==> flow/design.v <==
`timescale 1ns / 1ps
module model2
    #(parameter N=8, q=10)
    (
    input clk,
    input reset_n,
    input [N*q - 1:0] c1,
    input [N-1:0] r2,
    input [N*q - 1:0] c2,
    output reg [N*q - 1:0] out,
    input [3:0] a
    );
    reg read_clk,write_clk;
    wire [3:0] b;
    reg [q-1:0] c1_1,c1_2,c1_3,c1_4,c1_5,c1_6,c1_7,c1_8;
    reg [N-1:0] r2_1;
    reg [q-1:0] c2_1,c2_2,c2_3,c2_4,c2_5,c2_6,c2_7,c2_8;
    reg [q-1:0] stage1_1_1,stage1_1_2,stage1_1_3,stage1_1_4;
    reg [q-1:0] stage1_2_1,stage1_2_2,stage1_2_3,stage1_2_4;
    reg [q-1:0] stage1_3_1,stage1_3_2,stage1_3_3,stage1_3_4;
    reg [q-1:0] stage1_4_1,stage1_4_2,stage1_4_3,stage1_4_4;
    reg [q-1:0] stage1_5_1,stage1_5_2,stage1_5_3,stage1_5_4;
    reg [q-1:0] stage1_6_1,stage1_6_2,stage1_6_3,stage1_6_4;
    reg [q-1:0] stage1_7_1,stage1_7_2,stage1_7_3,stage1_7_4;
    reg [q-1:0] stage1_8_1,stage1_8_2,stage1_8_3,stage1_8_4;
    reg [q-1:0] stage2_1_1,stage2_1_2;
    reg [q-1:0] stage2_2_1,stage2_2_2;
    reg [q-1:0] stage2_3_1,stage2_3_2;
    reg [q-1:0] stage2_4_1,stage2_4_2;
    reg [q-1:0] stage2_5_1,stage2_5_2;
    reg [q-1:0] stage2_6_1,stage2_6_2;
    reg [q-1:0] stage2_7_1,stage2_7_2;
    reg [q-1:0] stage2_8_1,stage2_8_2;
    reg [q-1:0] stage3_1;
    reg [q-1:0] stage3_2;
    reg [q-1:0] stage3_3;
    reg [q-1:0] stage3_4;
    reg [q-1:0] stage3_5;
    reg [q-1:0] stage3_6;
    reg [q-1:0] stage3_7;
    reg [q-1:0] stage3_8;
    assign b = -a;
    always @(posedge clk)
    begin
    if(reset_n == 1'b0)
        begin
            out <= 40'd0;
        end
    else
        begin
            c1_1 <= c1[  q - 1:0*q];
            c1_2 <= c1[2*q - 1:1*q];
            c1_3 <= c1[3*q - 1:2*q];
            c1_4 <= c1[4*q - 1:3*q];
            c1_5 <= c1[5*q - 1:4*q];
            c1_6 <= c1[6*q - 1:5*q];
            c1_7 <= c1[7*q - 1:6*q];
            c1_8 <= c1[8*q - 1:7*q];
            c2_1 <= c2[  q - 1:0*q];
            c2_2 <= c2[2*q - 1:1*q];
            c2_3 <= c2[3*q - 1:2*q];
            c2_4 <= c2[4*q - 1:3*q];
            c2_5 <= c2[5*q - 1:4*q];
            c2_6 <= c2[6*q - 1:5*q];
            c2_7 <= c2[7*q - 1:6*q];
            c2_8 <= c2[8*q - 1:7*q];
            r2_1 <= r2;
            stage1_1_4 <= ((r2_1[0])?c1_8:0) + ((r2_1[1])?c1_7:0);
            stage1_1_3 <= ((r2_1[2])?c1_6:0) + ((r2_1[3])?c1_5:0);
            stage1_1_2 <= ((r2_1[4])?c1_4:0) + ((r2_1[5])?c1_3:0);
            stage1_1_1 <= ((r2_1[6])?c1_2:0) + ((r2_1[7])?c1_1:0);
            stage1_2_4 <= ((r2_1[0])?c1_7:0) + ((r2_1[1])?c1_6:0);
            stage1_2_3 <= ((r2_1[2])?c1_5:0) + ((r2_1[3])?c1_4:0);
            stage1_2_2 <= ((r2_1[4])?c1_3:0) + ((r2_1[5])?c1_2:0);
            stage1_2_1 <= ((r2_1[6])?c1_1:0) - ((r2_1[7])?c1_8:0);
            stage1_3_4 <= ((r2_1[0])?c1_6:0) + ((r2_1[1])?c1_5:0);
            stage1_3_3 <= ((r2_1[2])?c1_4:0) + ((r2_1[3])?c1_3:0);
            stage1_3_2 <= ((r2_1[4])?c1_2:0) + ((r2_1[5])?c1_1:0);
            stage1_3_1 <= ((r2_1[6])?c1_8:0) + ((r2_1[7])?c1_7:0);
            stage1_4_4 <= ((r2_1[0])?c1_5:0) + ((r2_1[1])?c1_4:0);
            stage1_4_3 <= ((r2_1[2])?c1_3:0) + ((r2_1[3])?c1_2:0);
            stage1_4_2 <= ((r2_1[4])?c1_1:0) - ((r2_1[5])?c1_8:0);
            stage1_4_1 <= ((r2_1[6])?c1_7:0) + ((r2_1[7])?c1_6:0);
            stage1_5_4 <= ((r2_1[0])?c1_4:0) + ((r2_1[1])?c1_3:0);
            stage1_5_3 <= ((r2_1[2])?c1_2:0) + ((r2_1[3])?c1_1:0);
            stage1_5_2 <= ((r2_1[4])?c1_8:0) + ((r2_1[5])?c1_7:0);
            stage1_5_1 <= ((r2_1[6])?c1_6:0) + ((r2_1[7])?c1_5:0);
            stage1_6_4 <= ((r2_1[0])?c1_3:0) + ((r2_1[1])?c1_2:0);
            stage1_6_3 <= ((r2_1[2])?c1_1:0) - ((r2_1[3])?c1_8:0);
            stage1_6_2 <= ((r2_1[4])?c1_7:0) + ((r2_1[5])?c1_6:0);
            stage1_6_1 <= ((r2_1[6])?c1_5:0) + ((r2_1[7])?c1_4:0);
            stage1_7_4 <= ((r2_1[0])?c1_2:0) + ((r2_1[1])?c1_1:0);
            stage1_7_3 <= ((r2_1[2])?c1_8:0) + ((r2_1[3])?c1_3:0);
            stage1_7_2 <= ((r2_1[4])?c1_6:0) + ((r2_1[5])?c1_5:0);
            stage1_7_1 <= ((r2_1[6])?c1_4:0) + ((r2_1[7])?c1_7:0);
            stage1_8_4 <= ((r2_1[0])?c1_1:0) - ((r2_1[1])?c1_8:0);
            stage1_8_3 <= ((r2_1[2])?c1_7:0) + ((r2_1[3])?c1_6:0);
            stage1_8_2 <= ((r2_1[4])?c1_5:0) + ((r2_1[5])?c1_4:0);
            stage1_8_1 <= ((r2_1[6])?c1_3:0) + ((r2_1[7])?c1_2:0);
            stage2_1_2 <= stage1_1_4 + stage1_1_3;
            stage2_1_1 <= stage1_1_2 + stage1_1_1;
            stage2_2_2 <= stage1_2_4 + stage1_2_3;
            stage2_2_1 <= stage1_2_2 + stage1_2_1;
            stage2_3_2 <= stage1_3_4 + stage1_3_3;
            stage2_3_1 <= stage1_3_2 - stage1_3_1;
            stage2_4_2 <= stage1_4_4 + stage1_4_3;
            stage2_4_1 <= stage1_4_2 - stage1_4_1;
            stage2_5_2 <= stage1_5_4 + stage1_5_3;
            stage2_5_1 <= stage1_5_2 + stage1_5_1;
            stage2_6_2 <= stage1_6_4 + stage1_6_3;
            stage2_6_1 <= stage1_6_2 + stage1_6_1;
            stage2_7_2 <= stage1_7_4 - stage1_7_3;
            stage2_7_1 <= stage1_7_2 + stage1_7_1;
            stage2_8_2 <= stage1_8_4 - stage1_8_3;
            stage2_8_1 <= stage1_8_2 + stage1_8_1;
            stage3_1 <= stage2_1_2 + stage2_1_1;
            stage3_2 <= stage2_2_2 + stage2_2_1;
            stage3_3 <= stage2_3_2 + stage2_3_1;
            stage3_4 <= stage2_4_2 + stage2_4_1;   
            stage3_5 <= stage2_5_2 - stage2_5_1;
            stage3_6 <= stage2_6_2 - stage2_6_1;
            stage3_7 <= stage2_7_2 - stage2_7_1;
            stage3_8 <= stage2_8_2 - stage2_8_1;
            out[8*q - 1:7*q] <=  stage3_1 + c2_8 ;
            out[7*q - 1:6*q] <=  stage3_2 + c2_7 ;
            out[6*q - 1:5*q] <=  stage3_3 + c2_6 ;  
            out[5*q - 1:4*q] <=  stage3_4 + c2_5 ; 
            out[4*q - 1:3*q] <=  stage3_5 + c2_4 ;
            out[3*q - 1:2*q] <=  stage3_6 + c2_3 ;
            out[2*q - 1:1*q] <=  stage3_7 + c2_2 ;  
            out[  q - 1:0*q] <=  stage3_8 + c2_1 ;        
        end
    end
endmodule
# == Reports on model2 ==
# What the tools print for model2, step after step.
# Line numbers count from 1 in the design file above.
# Operators: Yosys type, input widths -> output width; for muxes data width and select width s.
# Cell names lack the library's common part.
# Not given: -
# setup
design,model2
clock,clk
library,sky130hd
lib_corner,tt_025C_1v80

# == After elaboration ==
# Counts by Yosys on the flattened word-level netlist (proc, flatten, opt, wreduce; memories kept). Register bits leave out memories and registers merged into their read ports (data or address); mux counts leave out enables and synchronous resets folded into registers. Print and check cells are left out. Cells with the same type and inputs are merged into one.
# classes
n_addsub,64
mux,62
# op_table
cell,n
$mux 10,62
$add 10x10->10,52
$sub 10x10->10,12
# bits
register_bits,808
inputBits,174
out_inout_bits,80
elab_cells,200

# == Logic depth ==
# Yosys ltp: most cells in a row. Word level: on the elaborated netlist, between registers, memories and ports. Mapped: between sequential cells and ports; inverters and the memories' decode and read muxes count.
# logic_depth
ltp_word,2
abc_area,0
depth_mapped,14
ltp_nobuf,10

# == After synthesis ==
# The flow's flattened synthesis, as Yosys stat reports it; memories are mapped. The netlist is that of the ABC_AREA named above (0 if unset); the other value can give another one.
# Totals and module areas in this step are rounded.
# mapped
mapped_cells,4794
area_um2,51000
seq_area_um2,23000
flip_flops,808
buf_cells,92
# by_type
type,n,area_total_um2
edfxtp_1,728,2.19E+04
ha_1,570,7131.84
and2_1,516,3.23E+03
xnor2_1,322,2.82E+03
inv_1,512,1.92E+03
xor2_1,185,1.62E+03
dfxtp_1,80,1.6E+03
o21ai_0,260,1.3E+03
fa_1,64,1.28E+03
a21oi_1,231,1.16E+03
nand2_1,248,930.893
nor2b_1,132,825.792
nor2_1,215,807.024
o21a_1,99,743.213
o31ai_1,59,442.925
nor3_1,74,370.355
a21boi_0,48,360.346
o211ai_1,44,330.317
# Other cell types: 41; their cells: 407.

# == Worst setup path after synthesis ==
# Source: OpenSTA report_checks on the synthesized netlist (no wires, ideal clock, input and output delay 20% of the period each), path of least setup slack; recovery checks are left aside. Register names are those of the netlist, which keeps one name where synthesis merged equal registers.
# synth_path
path_type,flip-flop to flip-flop
start,reg r2_1[2]
end,reg stage1_3_3[9]
period_ps,3140
setup_ps,255
launch_ps,0
arrival_time_ps,2893
required_ps,2885
path_slack_ps,-9
delay_ps,3148
driving_pins,14
n_path_buf,4
period_less_setup_slack_ps,3149
# "delay_ps" is the arrival time less input delay plus setup time.
# "driving_pins" counts driving pins, that of a launching flip-flop among them; a cell with two outputs on the path counts twice.
# "period_less_setup_slack_ps" = period - worst setup slack (recovery checks aside). The figure is calculated, with input and output delays left at 20% of the set period.
# The rows between start and end are the longest chain of elaborated cells between them; the timing report does not say that the signal goes this way. Where chains are equally long, one stands for them.
# A line is the first line of the expression or statement that the cell stems from. Yosys adds cells for indexed reads and writes and turns some case tables into memories.
# synth_between
path_cell_list,edfxtp_1 buf_6 clkbuf_1 clkbuf_1 clkbuf_1 nand2_1 inv_1 ha_1 a21oi_1 a211oi_2 a2111oi_4 a21oi_2 or4_1 and3_1
elab_chain_cells,2
cone_cells,2
lines_between,1
classes_between,add/sub: 1; mux: 1
# synth_lines
item,line,rtl
start: declaration,16,reg [N-1:0] r2_1;
start: assignment,67,r2_1 <= r2;
$mux 10,77,stage1_3_3 <= ((r2_1[2])?c1_4:0) + ((r2_1[3])?c1_3:0);
$add 10x10->10,77,
end: assignment,77,
end: declaration,20,"reg [q-1:0] stage1_3_1,stage1_3_2,stage1_3_3,stage1_3_4;"

# == Path in the finished layout ==
# Path of least setup slack in the final report of run 2 (OpenROAD, finished layout, wires in). Where an end is a register, its clock arrival counts in the times.
# The path's times are printed in steps of 10 ps; the period is the one set.
# layout_path
path_type,flip-flop to flip-flop
start,reg r2_1[1]
end,reg stage1_6_4[8]
period_ps,4600
setup_ps,250
launch_ps,700
arrival_time_ps,3920
required_ps,5030
path_slack_ps,1110
driving_pins,12
n_path_buf,1
# The rows between start and end are the longest chain of elaborated cells between them; the timing report does not say that the signal goes this way. Where chains are equally long, one stands for them.
# layout_between
path_cell_list,edfxtp_1 buf_12 and2_1 ha_1 inv_1 fa_1 nor2b_1 o21ai_0 a21boi_0 o21ai_0 a22oi_1 xor2_1
elab_chain_cells,2
cone_cells,2
lines_between,1
classes_between,add/sub: 1; mux: 1
# layout_lines
item,line,rtl
start: declaration,16,reg [N-1:0] r2_1;
start: assignment,67,r2_1 <= r2;
$mux 10,88,stage1_6_4 <= ((r2_1[0])?c1_3:0) + ((r2_1[1])?c1_2:0);
$add 10x10->10,88,
end: assignment,88,
end: declaration,23,"reg [q-1:0] stage1_6_1,stage1_6_2,stage1_6_3,stage1_6_4;"

# Flow measurements of model2 on sky130hd: 2 stored runs with different settings, listed in no order. Input and output delays are each 20% of the period that was set; the output load is 0.01 pF.
# "period_reached_ps" means the clock period less the worst setup slack. The figure is calculated, with input and output delays left at 20% of the set period.
# "timing.worst_path_ps": the worst setup path's part of the clock period (all of it between registers, 20% less for each end at a port) less its slack. A launch clock that arrives late makes it longer, a capture clock that arrives late makes it shorter.
# "design_power_mw" rests on the timing tool's default activity at the inputs, not on a simulated workload.
# "timing.worst_path_ps" is known to 10 ps.
# Results are given in rounded form.
# Settings: -- = not set for that run.
# Results: -- = not shown.
stored run,period_ns,CORE_UTILIZATION,CORE_ASPECT_RATIO,CELL_PAD_IN_SITES_DETAIL_PLACEMENT,TNS_END_PERCENT,ABC_AREA,CAP_MARGIN,CORE_MARGIN,SLEW_MARGIN,SETUP_SLACK_MARGIN,PLACE_DENSITY_LB_ADDON,GPL_ROUTABILITY_DRIVEN,MIN_ROUTING_LAYER,post_route_util_pct,timing.setup.tns_ps,fin_hold_ws_ps,period_reached_ps,setup_worst_slack_ps,design_power_mw,timing.worst_path_ps,worstPathKind,die_um2,final_cell_area_um2,synthesis_area_um2
run 1,3.67,69,1.7,2,15,1,20,2,20,--,--,--,--,--,--,--,--,--,--,--,--,--,--,--
run 2,4.6,41,1.74,1,80,--,20,2,20,-0.25,0.03,0,met1,47,0,540,3490,1100,28,3490,flip-flop to flip-flop,130000,59000,51000
# Run 1: incomplete, placement halted on DPL-0033
