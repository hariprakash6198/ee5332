==> flow/design.v <==
`timescale 1ns / 1ps
module scheduler#(parameter N=4, q=10)
    (
    input [q-1:0] r0,
    input [q-1:0] r1,
    input [q-1:0] r2,
    input [q-1:0] r3,
    output reg [q-1:0] r0_out,
    output reg [q-1:0] r1_out,
    output reg [q-1:0] r2_out,
    output reg [q-1:0] r3_out,
    input clk,
    input rst,
    input en
    );
    always @(posedge clk)
    begin
        if(rst == 0)
        begin
            r0_out <= 10'd0;
            r1_out <= 10'd0;
            r2_out <= 10'd0;
            r3_out <= 10'd0;
        end
        else
        begin
            if(en == 1)
            begin
                r0_out <= -r3;
                r1_out <= r0;
                r2_out <= r1;
                r3_out <= r2;
            end
            else
            begin
                r0_out <= -r3_out;
                r1_out <= r0_out;
                r2_out <= r1_out;
                r3_out <= r2_out;
            end
        end
    end
endmodule
module adder #(parameter N=4, q=10)
    (
    input [N-1:0] r2,
    input [q-1:0] c_0,
    input [q-1:0] c_1,
    input [q-1:0] c_2,
    input [q-1:0] c_3,
    output [q-1:0] out_0
    );
    assign out_0 = ((r2[0])?c_0:0) + ((r2[1])?c_1:0) + ((r2[2])?c_2:0) + ((r2[3])?c_3:0);
endmodule
module model3
    #(parameter N=4, q=10)
    (
    input clk,
    input reset_n,
    input [q - 1:0] c1_0_in,
    input [q - 1:0] c1_1_in,
    input [q - 1:0] c1_2_in,
    input [q - 1:0] c1_3_in,
    input [N-1:0] r2_in,
    input [q - 1:0] c2_0_in,
    input [q - 1:0] c2_1_in,
    input [q - 1:0] c2_2_in,
    input [q - 1:0] c2_3_in,
    output reg [q - 1:0] out_0,
    output reg [q - 1:0] out_1,
    output reg [q - 1:0] out_2,
    output reg [q - 1:0] out_3
    );
    reg [q-1:0] c1_0,c1_1,c1_2,c1_3;
    reg [N-1:0] r2;
    reg [q-1:0] c2_0,c2_1,c2_2,c2_3;
    reg [1:0] counter;
    reg init;
    wire [q-1:0] r_0,r_1,r_2,r_3,r_0_out,r_1_out,r_2_out,r_3_out;
    wire en;
    wire [q-1:0] c_0,c_1,c_2,c_3,out;
    scheduler k0 (r_0,r_1,r_2,r_3,r_0_out,r_1_out,r_2_out,r_3_out,clk,reset_n,en);
    assign r_0 = c1_0;
    assign r_1 = -c1_3;
    assign r_2 = -c1_2;
    assign r_3 = -c1_1;
    assign en = (counter == 0)? 1:0;
    adder k1 (r2,c_0,c_1,c_2,c_3,out);
    assign c_0 = (counter == 0)?c1_0:r_0_out;
    assign c_1 = (counter == 0)?-c1_3:r_1_out;
    assign c_2 = (counter == 0)?-c1_2:r_2_out;
    assign c_3 = (counter == 0)?-c1_1:r_3_out;
    always @(posedge clk)
    begin
    if(reset_n == 1'b0)
        begin
            out_0 <= 10'd0;
            out_1 <= 10'd0;
            out_2 <= 10'd0;
            out_3 <= 10'd0;
            init <= 0;
            counter <= 2'd0;
        end
    else
        begin
            if(init == 0)
            begin
                c1_0 <= c1_0_in;
                c1_1 <= c1_1_in;
                c1_2 <= c1_2_in;
                c1_3 <= c1_3_in;
                c2_0 <= c2_0_in;
                c2_1 <= c2_1_in;
                c2_2 <= c2_2_in;
                c2_3 <= c2_3_in;
                r2 <= r2_in;
                init <= 1;
            end
            else
            begin
                counter <= counter + 1;
                if(counter == 0)
                    out_0 <= out;                
                else
                if(counter == 1)
                    out_1 <= out;    
                else
                if(counter == 2)
                    out_2 <= out;
                else
                if(counter == 3)
                    out_3 <= out;
                if(counter == 3)
                begin
                    c1_0 <= c1_0_in;
                    c1_1 <= c1_1_in;
                    c1_2 <= c1_2_in;
                    c1_3 <= c1_3_in;
                    c2_0 <= c2_0_in;
                    c2_1 <= c2_1_in;
                    c2_2 <= c2_2_in;
                    c2_3 <= c2_3_in;
                    r2 <= r2_in;
                end    
            end
        end
    end
endmodule
-- Tool chain data of model3
The steps from the RTL of model3 to its reports follow in flow order.
Line numbers count from 1 in the design file above.
Operators carry their Yosys type and port widths (W data, S select, Z words).
Library cell names are shortened.
A cell with -- has no value.
- top module: model3
- clock port: clk
- standard-cell library: sky130hd
- corner: tt_025C_1v80

-- Word-level counts
Yosys after proc, flatten, opt, wreduce and memory -nomap, before mapping. Memory bits, and registers merged into a memory's read port (data or address), are not among the register bits. Print and check cells are not counted. Equal cells are merged and count once.
- add/subtract/negate cells at 9
- multipliers at 0
- noted div/mod/pow operators: 0
- order comparisons: 0
- eq/ne operators: 4
- shift-type cells: 0
- muxes and demuxes: 23
- noted bitwise operators: 3
- reductions and logical operators at 6
- operators with widths (cell ; count):
    $mux W10 ; 20
    $neg A10 Y10 ; 5
    $add A10 B10 Y10 ; 3
    $mux W4 ; 2
    $reduce_and A5 Y1 ; 1
    $eq A2 B2 Y1 const B ; 2
    $reduce_and A2 Y1 ; 2
    $reduce_and A4 Y1 ; 1
    $not A1 Y1 ; 3
    $reduce_and A3 Y1 ; 1
    $add A2 B1 Y2 const B ; 1
    $eq A2 B1 Y1 const B ; 1
    $ne A2 B1 Y1 const B ; 1
    $logic_not A2 Y1 ; 1
    $mux W1 ; 1
- noted bits in registers: 127
- latch bits at 0
- RAM bits: 0
- noted memory bits (read-only): 0
- noted word width x clocked read ports: 0
- memory cells at 0
- noted input bits: 86
- output and inout bits: 40
- noted cells after elaboration: 60

-- Depth
Depth = most cells in a row (Yosys ltp): at word level without a register or memory, in the mapped netlist without a sequential cell, where the memories' decode and read muxes count.
- noted word-level depth: 6
- ABC_AREA: 0
- noted gate-level depth with buffers: 20
- gate-level depth less buffers: 18

-- Netlist
The flow's flattened synthesis, as Yosys stat reports it; memories are mapped. The netlist is that of the ABC_AREA named above (0 if unset); the other value can give another one.
Totals and module areas in this step are rounded.
- cells in the netlist: 641
- noted synthesis area: 6309 µm²
- sequential area: 2983 µm²
- mapped flip-flops at 127
- buffer cells at 35
- cells by type (cell type ; count ; total area (µm²)):
    dfxtp_1 ; 83 ; 1.66E+03
    edfxtp_1 ; 44 ; 1.32E+03
    fa_1 ; 18 ; 360.346
    nand2_1 ; 87 ; 326.563
    xnor2_1 ; 30 ; 262.752
    mux2i_1 ; 26 ; 260.25
    ha_1 ; 18 ; 225.216
    nor2_1 ; 57 ; 213.955
    a21oi_1 ; 41 ; 205.197
    nor2b_1 ; 25 ; 156.4
    inv_1 ; 36 ; 135.13
    xor2_1 ; 15 ; 131.376
    mux2_2 ; 11 ; 123.869
    clkbuf_1 ; 26 ; 97.594
    and2_1 ; 13 ; 81.328
    a211oi_1 ; 10 ; 75.072
    nand3_1 ; 12 ; 60.058
    nand2b_1 ; 8 ; 50.048
Not listed: further types 31, cells in them 81.
By module: a second synthesis without flattening, with its own total; a netlist apart from the flattened one above.
- noted cells (unflattened synthesis): 694
- area (unflattened synthesis): 6939 µm²
Each row is one instance without its submodules.
- by module (module ; times used ; cells ; area (µm²) ; sequential area (µm²)):
    model3 ; 1 ; 393 ; 4207 ; 2182
    scheduler ; 1 ; 174 ; 1685 ; 800.8
    adder ; 1 ; 127 ; 1047 ; 0.0

-- Timing after synthesis
OpenSTA on the mapped netlist: ideal clock, no wires. The path of least setup slack (recovery checks aside). Input and output delay are each 20% of the period. Register names are those of the netlist, which keeps one name where synthesis merged equal registers.
- path type: register to register
- start point: register counter[0]
- end point: register out_0[9]
- noted clock period: 6.03 ns
- library setup time: 0.130 ns
- noted time at the first pin: 0.000 ns
- arrival time at 4.553 ns
- noted data required time: 5.900 ns
- path slack at 1.347 ns
- delay of the path at 4.683 ns
- noted stages on the path: 18
- path buffers at 2
- synthesis period reached at 4.683 ns
"delay of the path" = arrival - input delay + setup time.
"stages on the path" counts driving pins, that of a launching flip-flop among them; a cell with two outputs on the path counts twice.
"synthesis period reached" = period - worst setup slack (recovery checks aside). The figure is calculated, with input and output delays left at 20% of the set period.
The rows between start and end are the longest chain of elaborated cells between them; the timing report does not say that the signal goes this way. Where chains are equally long, one stands for them.
A line is the first line of the expression or statement that the cell stems from. Yosys adds cells for indexed reads and writes and turns some case tables into memories.
- cell sequence: dfxtp_1 -> inv_1 -> ha_1 -> clkbuf_1 -> buf_1 -> mux2i_1 -> nor2b_1 -> fa_1 -> fa_1 -> ha_1 -> fa_1 -> a21o_1 -> a21oi_1 -> o21bai_1 -> a2111oi_0 -> nor3_1 -> xnor2_1 -> o31ai_2
- length of the longest elaborated chain: 6
- elaborated cells between the ends (all ways) at 13
- classes of those cells: add/sub (3); mux (8); reduce/logical (2)
- RTL lines, path after synthesis (what ; RTL line ; RTL):
    start, declared ; 77 ; reg [1:0] counter;
    start, assigned ; 102 ; counter <= 2'd0;
    start, assigned ; 121 ; counter <= counter + 1;
    $logic_not A2 Y1 ; 89 ; assign c_0 = (counter == 0)?c1_0:r_0_out;
    $mux W10 ; 89 ;
    $mux W10 ; 53 ; assign out_0 = ((r2[0])?c_0:0) + ((r2[1])?c_1:0) + ((r2[2])?c_2:0) + ((r2[3])?c_3:0);
    $add A10 B10 Y10 (3 in a row) ; 53 ;
    end, assigned ; 97 ; out_0 <= 10'd0;
    end, assigned ; 123 ; out_0 <= out;
    end, declared ; 69 ; output reg [q - 1:0] out_0,

-- Path in the finished layout
From the final timing report of run 2: the path of least setup slack in the routed layout; clock arrival at registers is part of the times.
- path type: register to register
- start point: register counter[0]
- end point: register out_3[9]
- noted clock period: 9.1 ns
- library setup time: 0.14 ns
- noted time at the first pin: 0.42 ns
- arrival time at 5.40 ns
- noted data required time: 9.37 ns
- path slack at 3.97 ns
- noted stages on the path: 17
- path buffers at 1
The rows between start and end are the longest chain of elaborated cells between them; the timing report does not say that the signal goes this way. Where chains are equally long, one stands for them.
- cell sequence: dfxtp_1 -> inv_1 -> ha_1 -> buf_4 -> mux2i_1 -> nor2b_1 -> fa_1 -> fa_1 -> ha_1 -> fa_1 -> a21o_1 -> a21oi_1 -> o21bai_1 -> a2111oi_0 -> nor3_1 -> xnor2_1 -> o31ai_1
- length of the longest elaborated chain: 6
- elaborated cells between the ends (all ways) at 19
- classes of those cells: add/sub (3); eq/ne (3); mux (8); logic (3); reduce/logical (2)
- RTL lines, path post-layout (what ; RTL line ; RTL):
    start, declared ; 77 ; reg [1:0] counter;
    start, assigned ; 102 ; counter <= 2'd0;
    start, assigned ; 121 ; counter <= counter + 1;
    $logic_not A2 Y1 ; 89 ; assign c_0 = (counter == 0)?c1_0:r_0_out;
    $mux W10 ; 89 ;
    $mux W10 ; 53 ; assign out_0 = ((r2[0])?c_0:0) + ((r2[1])?c_1:0) + ((r2[2])?c_2:0) + ((r2[3])?c_3:0);
    $add A10 B10 Y10 (3 in a row) ; 53 ;
    end, assigned ; 100 ; out_3 <= 10'd0;
    end, assigned ; 132 ; out_3 <= out;
    end, declared ; 72 ; output reg [q - 1:0] out_3

FLOW RESULTS
============

Below are 2 stored runs of the flow (Yosys, OpenROAD; platform sky130hd) on model3, each with its settings and what was measured, unordered. Constraints: input delay and output delay 20% of the set period each, output load 0.01 pF.
By "time on the worst setup path" is meant the share of the clock period that the worst setup path is allowed (20% is reserved at inputs, 20% at outputs), minus its slack. Clock arrival times at its registers enter into it.
"total power after layout" rests on the timing tool's default activity at the inputs, not on a simulated workload.
Results are given in rounded form.

Run 1

==> flow/run.sh <==
#!/bin/bash
# the make line also repeats the synthesis and layout settings of config.mk as NAME=value (left out here)
make -C /OpenROAD-flow-scripts/flow DESIGN_CONFIG=/design/flow/config.mk WORK_HOME=/design/flow/orfs CLKGATE_MAP_FILE= finish
==> flow/config.mk <==
export PLATFORM = sky130hd
export DESIGN_NAME = model3
export DESIGN_NICKNAME = model3
export VERILOG_FILES = /design/flow/design.v
export SDC_FILE = /design/flow/constraint.sdc
export NUM_CORES = 4
export LEC_CHECK = 0
export CAP_MARGIN = 20
export CELL_PAD_IN_SITES_DETAIL_PLACEMENT = 2
export CELL_PAD_IN_SITES_GLOBAL_PLACEMENT = 2
export CORE_ASPECT_RATIO = 0.8
export CORE_MARGIN = 3
export CORE_UTILIZATION = 66
export CTS_CLUSTER_SIZE = 17
export GPL_ROUTABILITY_DRIVEN = 1
export GPL_TIMING_DRIVEN = 0
export MAX_ROUTING_LAYER = met5
export PLACE_DENSITY_LB_ADDON = 0.12
export SLEW_MARGIN = 20
==> flow/constraint.sdc <==
create_clock -name core_clock -period 3.47 [get_ports {clk}]
set_input_delay 0.6940 -clock core_clock [delete_from_list [all_inputs] [get_ports {clk}]]
set_output_delay 0.6940 -clock core_clock [all_outputs]
set_load 0.01 [all_outputs]

Run 1: no final report: placement broke off with FLW-0024.

Run 2

==> flow/run.sh <==
#!/bin/bash
# the make line also repeats the synthesis and layout settings of config.mk as NAME=value (left out here)
make -C /OpenROAD-flow-scripts/flow DESIGN_CONFIG=/design/flow/config.mk WORK_HOME=/design/flow/orfs CLKGATE_MAP_FILE= finish
==> flow/config.mk <==
export PLATFORM = sky130hd
export DESIGN_NAME = model3
export DESIGN_NICKNAME = model3
export VERILOG_FILES = /design/flow/design.v
export SDC_FILE = /design/flow/constraint.sdc
export NUM_CORES = 4
export LEC_CHECK = 0
export ABC_AREA = 0
export CAP_MARGIN = 20
export CELL_PAD_IN_SITES_GLOBAL_PLACEMENT = 3
export CORE_MARGIN = 7
export CORE_UTILIZATION = 17
export MAX_ROUTING_LAYER = met5
export MIN_ROUTING_LAYER = met1
export PLACE_DENSITY_LB_ADDON = 0.25
export SLEW_MARGIN = 20
==> flow/constraint.sdc <==
create_clock -name core_clock -period 9.1 [get_ports {clk}]
set_input_delay 1.8200 -clock core_clock [delete_from_list [all_inputs] [get_ports {clk}]]
set_output_delay 1.8200 -clock core_clock [all_outputs]
set_load 0.01 [all_outputs]

Measured in run 2:
- noted the total power after layout: 1754 uW
- setup slack of the worst path: 3.974 ns
- time on the worst setup path at 5.13 ns
- critical path type: register to register
- utilization: 0.226
- noted the die area: 42700 µm²
- noted the smallest hold slack: 0.450 ns
- post-synthesis cell area: 6309 µm²
